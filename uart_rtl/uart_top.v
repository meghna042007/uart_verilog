==> flow/design.v <==
`timescale 1ns / 1ps    
module uart_rx #(
parameter CPB=50000000/115200) 
(input clk,rst,rx,
output reg [7:0]rx_data,
output reg rx_done);
localparam IDLE=2'b00,
           START=2'b01,
           DATA=2'b10,
           STOP=2'b11;
reg [1:0] state;
reg [15:0]baud_count;reg [3:0]bit_count;reg baud_en;
always @ (posedge clk or posedge rst)
begin
if(rst)
   begin
   state<=IDLE;
   baud_en<=1'b1;
   baud_count<=16'b0;
   bit_count<=3'd0;
   rx_data<=8'd0;
   rx_done<=1'b0;
   end
else
   begin
   case(state)
        IDLE:begin
             if(rx==1'b0)
                state<=START;
             else
                state<=IDLE;
             end
       START:begin
             if(baud_count==((CPB)/2 -1))
                begin
                if(rx==1'b0)
                   begin
                   baud_count<=1'b0;
                   state<=DATA;
                   end
                 else
                    state<=IDLE;
                 end
               else
                  begin
                  baud_count<=baud_count+1'b1;
                  state<=START;
                  end
              end
         DATA:begin
              if(baud_count==(CPB-1))
                 begin
                 if(bit_count==4'd8)
                    begin
                    baud_count<=0;
                    bit_count<=0;
                    state<=STOP;
                    end 
                  else
                     begin
                     rx_data[bit_count]<=rx;
                     baud_count<=0;
                     bit_count<=bit_count+1'b1;
                     state<=DATA;
                     end  
                   end
                else
                   begin
                   baud_count<=baud_count+1'b1;
                   state<=DATA;
                   end
               end
          STOP:begin
               if(baud_count==(CPB-1))
                  begin
                  baud_count<=0;
                  if(rx==1'b1)
                     begin
                     rx_done<=1'b1;
                     state<=IDLE;
                     end
                   end
                else
                   begin
                   baud_count<=baud_count+1'b1;
                   state<=STOP;
                   end
                end
endcase
end
end                  
endmodule
 `timescale 1ns / 1ps 
module uart_top(
input clk,rst,tx_start,
input [7:0]tx_data,
output [7:0]rx_data,
output rx_done);
wire tx;
wire uart_line;
wire tx_busy;
uart_tx tx_inst(
.clk(clk),.rst(rst),.tx_start(tx_start),.tx_data(tx_data),.tx(tx),.tx_busy(tx_busy));
assign uart_line = tx_busy?tx:1'b1;
uart_rx rx_inst(
.clk(clk),.rst(rst),.rx(uart_line),.rx_data(rx_data),.rx_done(rx_done));
endmodule
`timescale 1ns / 1ps  
module uart_tx #(
parameter CPB =50000000/115200) 
(input clk,rst,tx_start,
input [7:0] tx_data,
output reg tx,tx_busy);
localparam IDLE=2'b00,
           START=2'b01,
           DATA=2'b10,
           STOP=2'b11;
reg [1:0] state;
reg [15:0]baud_count;reg [3:0]bit_count;reg [7:0]data_reg;reg baud_en;
always @ (posedge clk or posedge rst)
begin
if(rst)
   begin
   state<=IDLE;
   tx<=1'b1;
   tx_busy<=1'b0;
   baud_count<=16'd0;
   bit_count<=3'd0;
   baud_en<=1'b1;
   data_reg<=8'd0;
   end 
else
   begin
   case(state)
        IDLE:begin
             if(tx_start)
                begin
                data_reg<=tx_data;
                tx<=1'b0;
                tx_busy<=1'b0;
                state<=START;
                end
             else
               state<=IDLE;
             end
       START:begin
             tx_busy<=1'b0;
             if(baud_count==CPB-1)
               begin
               baud_count<=0;
               state<=DATA;
               end 
              else
                 begin
                 baud_count<=baud_count+1'b1;
                 state<=START;
                 end
             end
        DATA:begin
             tx_busy<=1'b1;
             if(baud_count==CPB-1)
                begin
                if(bit_count==4'd8)
                   begin
                   baud_count<=0;
                   bit_count<=0;
                   state<=STOP;
                   end
                else
                   begin
                   tx<=data_reg[bit_count];
                   baud_count<=0;
                   bit_count<=bit_count+1'b1;
                   state<=DATA;
                   end  
                 end
              else
                 begin
                 baud_count<=baud_count+1'b1;
                 state<=DATA;
                 end
              end
         STOP:begin
              tx<=1'b1;
              if(baud_count==CPB-1)
                 begin
                 tx_busy<=1'b0;
                 baud_count<=0;
                 state<=IDLE;
                 end
               else
                  begin
                  baud_count<=baud_count+1'b1;
                  state<=STOP;
                  end
              end
 endcase
end
end              
endmodule
### Reports on uart_top

The steps from the RTL of uart_top to its reports follow in flow order.
Lines are those of the file above, counted from 1.
Operators: Yosys type, input widths -> output width; for muxes data width and select width s.
Library cell names are shortened.
A cell with n/a has no value.

| set-up | value |
|---|---|
| top module | uart_top |
| clock | clk |
| standard-cell library | sky130hd |
| timing corner | tt_025C_1v80 |

### Elaborated design

Source: Yosys, flattened and elaborated, memories not mapped. Widths are those after wreduce. Registers that Yosys merges into a memory's read port (data or address) are not register bits. Print and check cells do not count.

| word-level totals | value |
|---|---|
| bits in registers | 63 |
| input bits | 11 |

| operators by class | value |
|---|---|
| add/subtract/negate cells | 5 |
| equal/unequal tests | 19 |
| shifts and indexed selects | 3 |
| multiplexer cells | 32 |
| bitwise operators | 4 |
| reductions and logical operators | 19 |

Operator list:

| operator | number |
|---|---|
| $mux 16 | 5 |
| $add 16x1->16 const B | 2 |
| $eq 16x9->1 const B | 2 |
| $pmux 16 s2 | 1 |
| $mux 8 | 3 |
| $eq 16x8->1 const B | 1 |
| $pmux 2 s4 | 2 |
| $mux 2 | 8 |
| $reduce_and 2->1 | 5 |
| $reduce_and 3->1 | 3 |
| $reduce_bool 3->1 | 3 |
| $mux 1 | 9 |
| $shift 1x5->8 | 1 |
| $shift 1x5->8 const A | 1 |
| $eq 2x2->1 const B | 4 |
| $add 4x1->4 const B | 2 |
| $eq 4x4->1 const B | 2 |
| $reduce_bool 4->1 | 2 |
| $shiftx 8x4->1 | 1 |
| $and 8x8->8 | 1 |
| $or 8x8->8 | 1 |
| $not 8->8 | 1 |
| $mux 4 | 2 |
| $ne 2x1->1 const B | 3 |
| $ne 2x2->1 const B | 3 |
| $ne 3x3->1 const B | 2 |
| $reduce_or 3->1 | 2 |
| $neg 4->5 | 1 |

Other operator kinds: 7; their cells: 9.

### Logic depth

Depth = most cells in a row (Yosys ltp): at word level without a register or memory, in the mapped netlist without a sequential cell, where the memories' decode and read muxes count.

| depth | value |
|---|---|
| depth in word-level cells | 8 |
| ABC_AREA | 0 |
| mapped depth | 9 |
| depth with buffers taken out | 7 |

### Netlist

Yosys stat after the flow's synthesis: flattened, memories mapped to cells. It holds for the ABC_AREA given above (unset counts as 0); a run with the other value may have another netlist.

Cell types:

| cell type | number | total area (sq um) |
|---|---|---|
| dfrtp_1 | 64 | 1.6E+03 |
| xnor2_1 | 20 | 175.168 |
| ha_1 | 13 | 162.656 |
| mux2_2 | 13 | 146.39 |
| nand2_1 | 36 | 135.13 |
| o21ai_0 | 25 | 125.12 |
| nor2_1 | 31 | 116.362 |
| nand3_1 | 23 | 115.11 |
| dfstp_2 | 3 | 78.826 |
| inv_1 | 17 | 63.811 |
| nand4_1 | 9 | 56.304 |
| xor2_1 | 6 | 52.55 |
| mux4_2 | 2 | 45.043 |
| nand2b_1 | 7 | 43.792 |
| nor3_1 | 7 | 35.034 |
| and3_1 | 5 | 31.28 |
| o31ai_1 | 4 | 30.029 |
| a2111oi_4 | 1 | 27.526 |

Other cell types: 45; their cells: 68.

| synthesis totals | value |
|---|---|
| cell count | 354 |
| cell area after synthesis | 3628.5 sq um |
| area of sequential cells | 1680.4 sq um |
| mapped flip-flops | 67 |

The figures by module come from a second, unflattened synthesis with its own total; it is not the netlist above.

| unflattened totals | value |
|---|---|
| cell total of the unflattened synthesis | 338 |
| area (unflattened synthesis) | 3520.9 sq um |

Rows give one instance, submodules left out.

By module:

| module | times used | cells | area (sq um) | sequential area (sq um) |
|---|---|---|---|---|
| uart_rx | 1 | 186 | 1824.2 | 827.0 |
| uart_tx | 1 | 151 | 1690.4 | 853.3 |
| uart_top | 1 | 1 | 6.3 | 0.0 |

### Path before layout

Source: OpenSTA report_checks on the synthesized netlist (no wires, ideal clock, input and output delay 20% of the period each), path of least setup slack; recovery checks are left aside. Register names are those of the netlist, which keeps one name where synthesis merged equal registers.

| timing path after synthesis | value |
|---|---|
| path type | register to register |
| start | reg rx_inst.bit_count[0] |
| end | reg rx_inst.rx_data[0] |
| period | 3080 ps |
| setup time | 125 ps |
| time at the first pin | 0 ps |
| data arrival time | 2491 ps |
| required time | 2955 ps |
| slack | 465 ps |
| delay of the path | 2616 ps |
| stages | 10 |
| synthesis period reached | 2615 ps |

"delay of the path" is the arrival time less input delay plus setup time.
"stages": output pins that drive a net of the path, with the launching flip-flop's if there is one; two outputs of one cell count as two.
"synthesis period reached" = period - worst setup slack (recovery checks aside). The figure is calculated, with input and output delays left at 20% of the set period.
The rows between start and end are the longest chain of elaborated cells between them; the timing report does not say that the signal goes this way. Where chains are equally long, one stands for them.
Each line given opens the expression or statement behind the cell; cells for indexed reads and writes are added by Yosys, which also makes memories of some case tables.
At most two assigning lines are given for a register; there are more.

| between the ends, after synthesis | value |
|---|---|
| cells stage by stage | dfrtp_1 -> clkbuf_1 -> inv_1 -> ha_1 -> and3b_1 -> clkbuf_1 -> nor4_1 -> a32oi_4 -> nor4_2 -> mux2_2 |
| length of the longest elaborated chain | 8 |
| elaborated cells on any way between the ends | 12 |
| source lines of those cells | 4 |
| classes of those cells | 1 x add/sub; 2 x eq/ne; 2 x shift; 3 x mux; 3 x logic; 1 x reduce/logical |

Ends and longest elaborated chain, after synthesis:

| item | RTL line | RTL |
|---|---|---|
| start: declaration | 12 | `reg [15:0]baud_count;reg [3:0]bit_count;reg baud_en;` |
| start: assignment | 20 | `bit_count<=3'd0;` |
| start: assignment | 63 | `bit_count<=bit_count+1'b1;` |
| $neg 4->5 | 61 | `rx_data[bit_count]<=rx;` |
| $shift 1x5->8 | 61 |  |
| $not 8->8 | 61 |  |
| $and 8x8->8 | 61 |  |
| $or 8x8->8 | 61 |  |
| $mux 8 | 53 | `if(bit_count==4'd8)` |
| $mux 8 | 51 | `if(baud_count==(CPB-1))` |
| $mux 8 | 26 | `case(state)` |
| end: assignment | 21 | `rx_data<=8'd0;` |
| end: assignment | 61 |  |
| end: declaration | 5 | `output reg [7:0]rx_data,` |

### Path in the finished layout

Path of least setup slack in the final report of flow run 2 (OpenROAD, finished layout, wires in). Where an end is a register, its clock arrival counts in the times.
The path's times are printed in steps of 10 ps; the period is the one set.

| timing path post-layout | value |
|---|---|
| path type | register to register |
| start | reg tx_inst.baud_count[1] |
| end | reg tx_inst.tx_busy |
| period | 1730 ps |
| setup time | 110 ps |
| time at the first pin | 330 ps |
| data arrival time | 2160 ps |
| required time | 1950 ps |
| slack | -210 ps |
| stages | 8 |

The rows between start and end are the longest chain of elaborated cells between them; the timing report does not say that the signal goes this way. Where chains are equally long, one stands for them.
At most two assigning lines are given for a register; there are more.

| between the ends, post-layout | value |
|---|---|
| cells stage by stage | dfrtp_1 -> inv_1 -> ha_1 -> or3b_4 -> nor4_4 -> or2b_4 -> o211ai_2 -> mux2_4 |
| length of the longest elaborated chain | 3 |
| elaborated cells on any way between the ends | 5 |
| classes of those cells | 2 x eq/ne; 2 x mux; 1 x reduce/logical |

Ends and longest elaborated chain, post-layout:

| item | RTL line | RTL |
|---|---|---|
| start: declaration | 119 | `reg [15:0]baud_count;reg [3:0]bit_count;reg [7:0]data_reg;reg baud_en;` |
| start: assignment | 155 | `baud_count<=baud_count+1'b1;` |
| start: assignment | 179 | `baud_count<=baud_count+1'b1;` |
| $eq 16x9->1 | 185 | `if(baud_count==CPB-1)` |
| $mux 1 | 185 |  |
| $pmux 1 s4 | 134 | `case(state)` |
| end: assignment | 126 | `tx_busy<=1'b0;` |
| end: assignment | 140 | `tx_busy<=1'b0;` |
| end: declaration | 113 | `output reg tx,tx_busy);` |

2 stored runs of uart_top in the flow (synthesis by Yosys, layout by OpenROAD, sky130hd cells), in arbitrary order. Constraints: input delay and output delay 20% of the set period each, output load 0.01 pF.
"period achieved" = clock period - worst setup slack. The figure is calculated, with input and output delays left at 20% of the set period.
"allowed time less slack (worst setup path)" = time allowed to the worst setup path (clock period - input delay - output delay, where it has them) - its slack; a late launch clock adds to it, a late capture clock takes from it.
"total power after layout": no workload was simulated; the value follows from the tool's default switching activity.
"allowed time less slack (worst setup path)" is given in steps of 10 ps.

## Flow run 1

==> flow/run.sh <==
#!/bin/bash
# the make line also repeats the synthesis and layout settings of config.mk as NAME=value (left out here)
make -C /OpenROAD-flow-scripts/flow DESIGN_CONFIG=/design/flow/config.mk WORK_HOME=/design/flow/orfs CLKGATE_MAP_FILE= finish
==> flow/config.mk <==
export PLATFORM = sky130hd
export DESIGN_NAME = uart_top
export DESIGN_NICKNAME = uart_top
export VERILOG_FILES = /design/flow/design.v
export SDC_FILE = /design/flow/constraint.sdc
export NUM_CORES = 4
export LEC_CHECK = 0
export CAP_MARGIN = 20
export CELL_PAD_IN_SITES_GLOBAL_PLACEMENT = 1
export CORE_MARGIN = 10
export CORE_UTILIZATION = 70
export CTS_CLUSTER_SIZE = 62
export GPL_ROUTABILITY_DRIVEN = 0
export MAX_ROUTING_LAYER = met4
export PLACE_DENSITY_LB_ADDON = 0.24
export SETUP_SLACK_MARGIN = 0.6
export SLEW_MARGIN = 40
==> flow/constraint.sdc <==
create_clock -name core_clock -period 3.16 [get_ports {clk}]
set_input_delay 0.6320 -clock core_clock [delete_from_list [all_inputs] [get_ports {clk}]]
set_output_delay 0.6320 -clock core_clock [all_outputs]
set_load 0.01 [all_outputs]

Flow run 1: did not finish, placement stopped with FLW-0024

## Flow run 2

==> flow/run.sh <==
#!/bin/bash
# the make line also repeats the synthesis and layout settings of config.mk as NAME=value (left out here)
make -C /OpenROAD-flow-scripts/flow DESIGN_CONFIG=/design/flow/config.mk WORK_HOME=/design/flow/orfs CLKGATE_MAP_FILE= finish
==> flow/config.mk <==
export PLATFORM = sky130hd
export DESIGN_NAME = uart_top
export DESIGN_NICKNAME = uart_top
export VERILOG_FILES = /design/flow/design.v
export SDC_FILE = /design/flow/constraint.sdc
export NUM_CORES = 4
export LEC_CHECK = 0
export ABC_AREA = 0
export CAP_MARGIN = 20
export CORE_ASPECT_RATIO = 1.73
export CORE_MARGIN = 3
export CORE_UTILIZATION = 15
export CTS_CLUSTER_SIZE = 13
export GPL_ROUTABILITY_DRIVEN = 0
export MAX_ROUTING_LAYER = met5
export SETUP_SLACK_MARGIN = 0.2
export SLEW_MARGIN = 20
export TNS_END_PERCENT = 10
==> flow/constraint.sdc <==
create_clock -name core_clock -period 1.73 [get_ports {clk}]
set_input_delay 0.3460 -clock core_clock [delete_from_list [all_inputs] [get_ports {clk}]]
set_output_delay 0.3460 -clock core_clock [all_outputs]
set_load 0.01 [all_outputs]

| result of flow run 2 | value |
|---|---|
| standard-cell area of the final layout | 5372.6 sq um |
| die outline area | 26161.6 sq um |
| total power after layout | 3516 µW |
| period achieved | 1939 ps |
| setup slack of the critical path | -209 ps |
| post-route utilization | 22.7% |
| allowed time less slack (worst setup path) | 1940 ps |
| critical path type | register to register |
| Yosys chip area after synthesis | 3628.5 sq um |
| total negative slack | -2303 ps |
